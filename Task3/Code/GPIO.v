==> flow/design.v <==
module gpio_control_ip (
    input               clk,
    input               reset,
    input               we,
    input               re,
    input       [3:0]   addr,
    input       [31:0]  wdata,
    output reg  [31:0]  rdata,
    input       [31:0]  gpio_in,
    output      [31:0]  gpio_out,
    output      [31:0]  gpio_dir
);
    reg [31:0] gpio_data_reg;
    reg [31:0] gpio_dir_reg;
    always @(posedge clk) begin
        if (reset) begin
            gpio_data_reg <= 32'h0;
            gpio_dir_reg  <= 32'h0;
        end else if (we) begin
            case (addr)
                4'h0: gpio_data_reg <= wdata;
                4'h4: gpio_dir_reg  <= wdata;
                default: ;
            endcase
        end
    end
    always @(*) begin
        if (re) begin
            case (addr)
                4'h0: rdata = gpio_data_reg;
                4'h4: rdata = gpio_dir_reg;
                4'h8: rdata = (gpio_dir_reg & gpio_data_reg) |
                              (~gpio_dir_reg & gpio_in);
                default: rdata = 32'h0;
            endcase
        end else begin
            rdata = 32'h0;
        end
    end
    assign gpio_out = gpio_data_reg & gpio_dir_reg;
    assign gpio_dir = gpio_dir_reg;
endmodule
Step by step through the tools: gpio_control_ip
Tool output for the design above, in the order of the flow.
Line numbers count from 1 in the design file above.
Operators: Yosys type, input widths -> output width; for muxes data width and select width s.
Library cell names are shortened.
{ "inputs": {"top": "gpio_control_ip", "clock_port": "clk", "lib": "sky130hd", "pvt_corner": "tt_025C_1v80"} }

After elaboration
Yosys after proc, flatten, opt, wreduce and memory -nomap, before mapping. Enables and synchronous resets that opt folds into registers are not counted as muxes. Memory bits, and registers merged into a memory's read port (data or address), are not among the register bits. Print and check cells are not counted. Equal cells are merged and count once.
{ "word_totals": {"word_cells": 13, "inputBits": 72, "out_inout_bits": 96, "ff_bits": 64} }
{ "classes": {"n_logic": 4, "n_mux": 2, "reduce_logical": 3, "equal": 2} }
{ "ops": {"columns": ["operator", "count"], "rows": [
  ["$pmux 32 s3", 1],
  ["$and 32x32->32", 2],
  ["$or 32x32->32", 1],
  ["$not 32->32", 1],
  ["$mux 32", 1],
  ["$reduce_and 2->1", 2],
  ["$eq 4x3->1 const B", 1],
  ["$eq 4x4->1 const B", 1],
  ["$logic_not 4->1", 1]
]} }

Depth
Yosys ltp: most cells in a row. Word level: on the elaborated netlist, between registers, memories and ports. Mapped: between sequential cells and ports; inverters and the memories' decode and read muxes count.
{ "logic_depth": {"depth_word": 5, "ABC_AREA": 0, "depth_mapped": 5, "depth_no_buf": 3} }

Synthesis result
Source: synth_stat.txt of the flow (Yosys; design flattened, memories mapped). It holds for the ABC_AREA given above (unset counts as 0); a run with the other value may have another netlist.
{ "synth_totals": {"area_um2": 3560.9, "stdcells": 502, "flip_flops": 64} }
{ "by_type": {"columns": ["type", "count", "area_total_um2"], "rows": [
  ["dfxtp_1", 64, 1.28E+03],
  ["a21oi_1", 64, 320.307],
  ["nand3_1", 64, 320.307],
  ["o21ai_1", 60, 300.288],
  ["nand2_1", 65, 243.984],
  ["a31oi_1", 32, 200.192],
  ["and2_1", 32, 200.192],
  ["nor2b_1", 32, 200.192],
  ["o21ai_0", 36, 180.173],
  ["clkbuf_1", 21, 78.826],
  ["buf_6", 6, 67.565],
  ["buf_2", 12, 60.058],
  ["buf_1", 7, 26.275],
  ["nor4b_4", 1, 23.773],
  ["nor4b_2", 1, 15.014],
  ["nor4_2", 1, 12.512],
  ["or4b_1", 1, 10.01],
  ["nor4b_1", 1, 8.758]
]} }
Not listed: further types 2, cells in them 2.

Worst setup path after synthesis
OpenSTA on the mapped netlist: ideal clock, no wires. The path of least setup slack (recovery checks aside). Input and output delay are each 20% of the period. Register names are those of the netlist, which keeps one name where synthesis merged equal registers.
{ "synth_path": {"path_type": "in2out", "startpoint": "in addr[2]", "endpoint": "out rdata[10]", "driving_pins": 4, "launch_ns": 0.352, "out_delay_ns": 0.352, "arrival_time_ns": 1.385, "clock_period_ns": 1.76, "path_buffers": 1, "path_delay_ns": 1.033, "path_slack_ns": 0.023, "synth_period_reached_ns": 1.737} }
"path_delay_ns" is the arrival time less input delay plus setup time.
A path that ends at an output port has no setup time.
"driving_pins" counts driving pins, that of a launching flip-flop among them; a cell with two outputs on the path counts twice.
"synth_period_reached_ns" is the clock period less the worst setup slack; recovery checks do not enter. This is arithmetic on one report: input and output delays are still those of the set period (20% each).
The rows between start and end are the longest chain of elaborated cells between them; the timing report does not say that the signal goes this way. Where chains are equally long, one stands for them.
Each line given opens the expression or statement behind the cell; cells for indexed reads and writes are added by Yosys, which also makes memories of some case tables.
{ "synth_between": {"cell_sequence": "nor4_2 > clkbuf_1 > nand2_1 > a31oi_1", "elab_chain_cells": 3} }
{ "synth_lines": {"columns": ["item", "line_no", "rtl"], "rows": [
  ["start: declaration", 6, "input       [3:0]   addr,"],
  ["$eq 4x4->1", 29, "case (addr)"],
  ["$pmux 32 s3", 29, null],
  ["$mux 32", 28, "if (re) begin"],
  ["end: declaration", 8, "output reg  [31:0]  rdata,"]
]} }

2 stored runs of gpio_control_ip in the flow (synthesis by Yosys, layout by OpenROAD, sky130hd cells), in arbitrary order. Constraints: input delay and output delay 20% of the set period each, output load 0.01 pF.

Job 1
==> flow/run.sh <==
#!/bin/bash
# the make line also repeats the synthesis and layout settings of config.mk as NAME=value (left out here)
make -C /OpenROAD-flow-scripts/flow DESIGN_CONFIG=/design/flow/config.mk WORK_HOME=/design/flow/orfs CLKGATE_MAP_FILE= finish
==> flow/config.mk <==
export PLATFORM = sky130hd
export DESIGN_NAME = gpio_control_ip
export DESIGN_NICKNAME = gpio_control_ip
export VERILOG_FILES = /design/flow/design.v
export SDC_FILE = /design/flow/constraint.sdc
export NUM_CORES = 4
export LEC_CHECK = 0
export CAP_MARGIN = 20
export CELL_PAD_IN_SITES_GLOBAL_PLACEMENT = 3
export CORE_MARGIN = 2
export CORE_UTILIZATION = 36
export CTS_CLUSTER_DIAMETER = 31
export CTS_CLUSTER_SIZE = 84
export PLACE_DENSITY_LB_ADDON = 0.2
export SETUP_SLACK_MARGIN = -0.2
export SLEW_MARGIN = 30
==> flow/constraint.sdc <==
create_clock -name core_clock -period 2.56 [get_ports {clk}]
set_input_delay 0.5120 -clock core_clock [delete_from_list [all_inputs] [get_ports {clk}]]
set_output_delay 0.5120 -clock core_clock [all_outputs]
set_load 0.01 [all_outputs]

==> results of job 1, as JSON <==
{
  "outcome": "not finished: placement ended with error FLW-0024"
}

Job 2
==> flow/run.sh <==
#!/bin/bash
# the make line also repeats the synthesis and layout settings of config.mk as NAME=value (left out here)
make -C /OpenROAD-flow-scripts/flow DESIGN_CONFIG=/design/flow/config.mk WORK_HOME=/design/flow/orfs CLKGATE_MAP_FILE= finish
==> flow/config.mk <==
export PLATFORM = sky130hd
export DESIGN_NAME = gpio_control_ip
export DESIGN_NICKNAME = gpio_control_ip
export VERILOG_FILES = /design/flow/design.v
export SDC_FILE = /design/flow/constraint.sdc
export NUM_CORES = 4
export LEC_CHECK = 0
export ABC_AREA = 0
export CAP_MARGIN = 20
export CELL_PAD_IN_SITES_DETAIL_PLACEMENT = 0
export CORE_MARGIN = 2
export CORE_UTILIZATION = 69
export MIN_ROUTING_LAYER = met2
export PLACE_DENSITY = 0.36
export SLEW_MARGIN = 35
==> flow/constraint.sdc <==
create_clock -name core_clock -period 2.25 [get_ports {clk}]
set_input_delay 0.4500 -clock core_clock [delete_from_list [all_inputs] [get_ports {clk}]]
set_output_delay 0.4500 -clock core_clock [all_outputs]
set_load 0.01 [all_outputs]

==> results of job 2, as JSON <==
{
  "outcome": "not finished: placement ended with error GPL-0301"
}
