==> flow/design.v <==
module GPIO (
    input  clk,
    input  reset,
    input  we,
    input  re,
    input  [31:0] data_in,
    output reg [31:0] data_out,
    output reg [31:0] gpio_out
);
  reg [31:0] data1;
  always @(posedge clk) begin
    if (reset) begin
      data1    <= 32'b0;
      data_out <= 32'b0;
      gpio_out <= 32'b0;
    end else begin
      if (we)
        data1 <= data_in;
      if (re)
        data_out <= data1;
      else
        data_out <= 32'b0;
      gpio_out <= data1;
    end
  end
endmodule
Step by step through the tools: GPIO. The steps from the RTL of GPIO to its reports follow in flow order. Line numbers count from 1 in the design file above. Operators: Yosys type, input widths -> output width; for muxes data width and select width s. Cell names lack the library's common part. Not given: --

Top module: GPIO. Clock input: clk. Standard-cell library: sky130hd. Library corner: tt_025C_1v80.

Word-level counts. Source: Yosys, flattened and elaborated, memories not mapped. Widths are those after wreduce. Registers that Yosys merges into a memory's read port (data or address) are not register bits. Print and check cells do not count. Equal cells are merged and count once.

Register bits after elaboration: 96. Input port bits: 36. The figure for output and inout bits is 64. Cells after elaboration: 5.

The entry for bitwise logic cells reads 1. For reductions and logical operators the number is 1.

Operators with widths (count): $reduce_or 2->1 (1); $not 1->1 (1).

Longest topological paths. Yosys ltp: most cells in a row. Word level: on the elaborated netlist, between registers, memories and ports. Mapped: between sequential cells and ports; inverters and the memories' decode and read muxes count.

Under depth after elaboration stands 2. For ABC_AREA the number is 1. The entry for gate-level depth with buffers reads 5. For gate-level depth less buffers the number is 4.

After synthesis. Source: synth_stat.txt of the flow (Yosys; design flattened, memories mapped). It holds for the ABC_AREA given above (unset counts as 0); a run with the other value may have another netlist. Totals and module areas in this step are rounded.

Mapped cells: 371. The entry for synthesis area reads 3100 um^2. The figure for sequential part of the area is 1900 um^2. Flip-flop cells: 96. Buffers: 17.

Cells by type: dfxtp_1 (count 96, total area 1.92E+03 um^2); nor2_1 (count 118, total area 442.925 um^2); inv_1 (count 64, total area 240.23 um^2); nand2_1 (count 64, total area 240.23 um^2); buf_6 (count 10, total area 112.608 um^2); nor2_2 (count 10, total area 62.56 um^2); buf_4 (count 4, total area 30.029 um^2); buf_2 (count 3, total area 15.014 um^2); inv_8 (count 1, total area 11.261 um^2); nand2_4 (count 1, total area 11.261 um^2).

Timing after synthesis. Source: OpenSTA report_checks on the synthesized netlist (no wires, ideal clock, input and output delay 20% of the period each), path of least setup slack; recovery checks are left aside. Register names are those of the netlist, which keeps one name where synthesis merged equal registers.

Path type: input-to-reg. Start: in reset. End: reg data_out[0]. For clock period the number is 681 ps. The figure for external input delay is 136 ps. Under library setup time stands 112 ps. For launch time at the first pin the number is 136 ps. Arrival: 540 ps. The figure for data required time is 569 ps. The figure for path slack is 29 ps. The figure for delay of the path is 516 ps. The entry for stages reads 5. Under path buffers stands 2. The figure for synthesis period reached is 652 ps.

"delay of the path" is the arrival time less input delay plus setup time. "stages" counts driving pins, that of a launching flip-flop among them; a cell with two outputs on the path counts twice. "synthesis period reached" is the clock period less the worst setup slack; recovery checks do not enter. This is arithmetic on one report: input and output delays are still those of the set period (20% each). Between the ends stands the longest chain of elaborated cells between them, by number of cells; it is not shown to be the way that was timed. Of several equally long chains one is given. A line is the first line of the expression or statement that the cell stems from. Yosys adds cells for indexed reads and writes and turns some case tables into memories. At most two assigning lines are given for a register; there are more.

Path through: buf_6 > inv_8 > nand2_4 > buf_6 > nor2_2. The entry for length of the longest elaborated chain reads 1. The figure for elaborated cells on any way between the ends is 1. For source lines of those cells the number is 0. Those cells by class: 1 x reduce/logical.

Ends and longest elaborated chain, after synthesis: from (decl) (line 3) `input  reset,`; $reduce_or 2->1; to (assign) (line 14) `data_out <= 32'b0;`; to (assign) (line 20) `data_out <= data1;`; to (decl) (line 7) `output reg [31:0] data_out,`.

Path in the finished layout. Path of least setup slack in the final report of record 1 (OpenROAD, finished layout, wires in). Where an end is a register, its clock arrival counts in the times. The path's times are printed in steps of 10 ps; the period is the one set.

Path type: reg-to-output. Start: reg data_out[6]. End: out data_out[6]. For clock period the number is 487 ps. External output delay: 100 ps. For launch time at the first pin the number is 360 ps. Arrival: 800 ps. The figure for data required time is 390 ps. The figure for path slack is -410 ps. The entry for stages reads 2. Under path buffers stands 1.

At most two assigning lines are given for a register; there are more.

Path through: dfxtp_2 > buf_6. The entry for length of the longest elaborated chain reads 0. The figure for elaborated cells on any way between the ends is 0. For source lines of those cells the number is 0.

Ends and longest elaborated chain, post-layout: from (decl) (line 7) `output reg [31:0] data_out,`; from (assign) (line 14) `data_out <= 32'b0;`; from (assign) (line 20) `data_out <= data1;`; to (decl) (line 7).

Subject: GPIO on sky130hd, stored results

Hello all,

Stored flow runs of GPIO (2 of them; Yosys, OpenROAD, sky130hd). They differ in their settings and are not a sequence. Constraints: input delay and output delay 20% of the set period each, output load 0.01 pF. By "clock period reached" is meant the clock period of the run minus its worst setup slack. This is arithmetic on one report: input and output delays are still those of the set period (20% each). "worst path time" = time allowed to the worst setup path (clock period - input delay - output delay, where it has them) - its slack; a late launch clock adds to it, a late capture clock takes from it. By "total power after layout" is meant OpenSTA's value without simulated activity: inputs other than the clock are taken to toggle once in ten clock periods, and the tool carries that through the logic. "worst path time" is known to 10 ps. The results are shown rounded.

Record 1 has these settings: period_ns 0.487; CORE_UTILIZATION 40; PLACE_DENSITY_LB_ADDON 0.24; ABC_AREA 1; GPL_TIMING_DRIVEN 0; GPL_ROUTABILITY_DRIVEN 0; CAP_MARGIN 5; SLEW_MARGIN 5; CORE_MARGIN 2. The synthesis area stands at 3100 um^2. For the area of the standard cells in the finished layout the run shows 4500 um^2. The worst hold slack in the final report comes to -73 ps. The worst path time stands at 800 ps. Type of the worst setup path: reg-to-output. The setup slack of the critical path is -410 ps. The post-route utilization is 59 %. The clock period reached comes to 899 ps. The measured sum of negative setup slack is -29000 ps. The die outline area reads 8400 um^2. The total power after layout reads 16 mW.

Record 2 has these settings: period_ns 1.03; CORE_UTILIZATION 21; SETUP_SLACK_MARGIN 0.27; PLACE_DENSITY 0.94; HOLD_SLACK_MARGIN 0.15; CORE_ASPECT_RATIO 1.72; CELL_PAD_IN_SITES_GLOBAL_PLACEMENT 1; GPL_TIMING_DRIVEN 0; GPL_ROUTABILITY_DRIVEN 1; CTS_CLUSTER_SIZE 51; CTS_CLUSTER_DIAMETER 136; SLEW_MARGIN 15; CAP_MARGIN 20; CORE_MARGIN 2. The synthesis area stands at 2900 um^2. For the area of the standard cells in the finished layout the run shows 4500 um^2. The worst hold slack in the final report comes to 170 ps. The worst path time stands at 770 ps. Type of the worst setup path: reg-to-output. The setup slack of the critical path is 54 ps. The post-route utilization is 33 %. The clock period reached comes to 976 ps. The measured sum of negative setup slack is 0 ps. The die outline area reads 15000 um^2. The total power after layout reads 8.7 mW.

Thanks
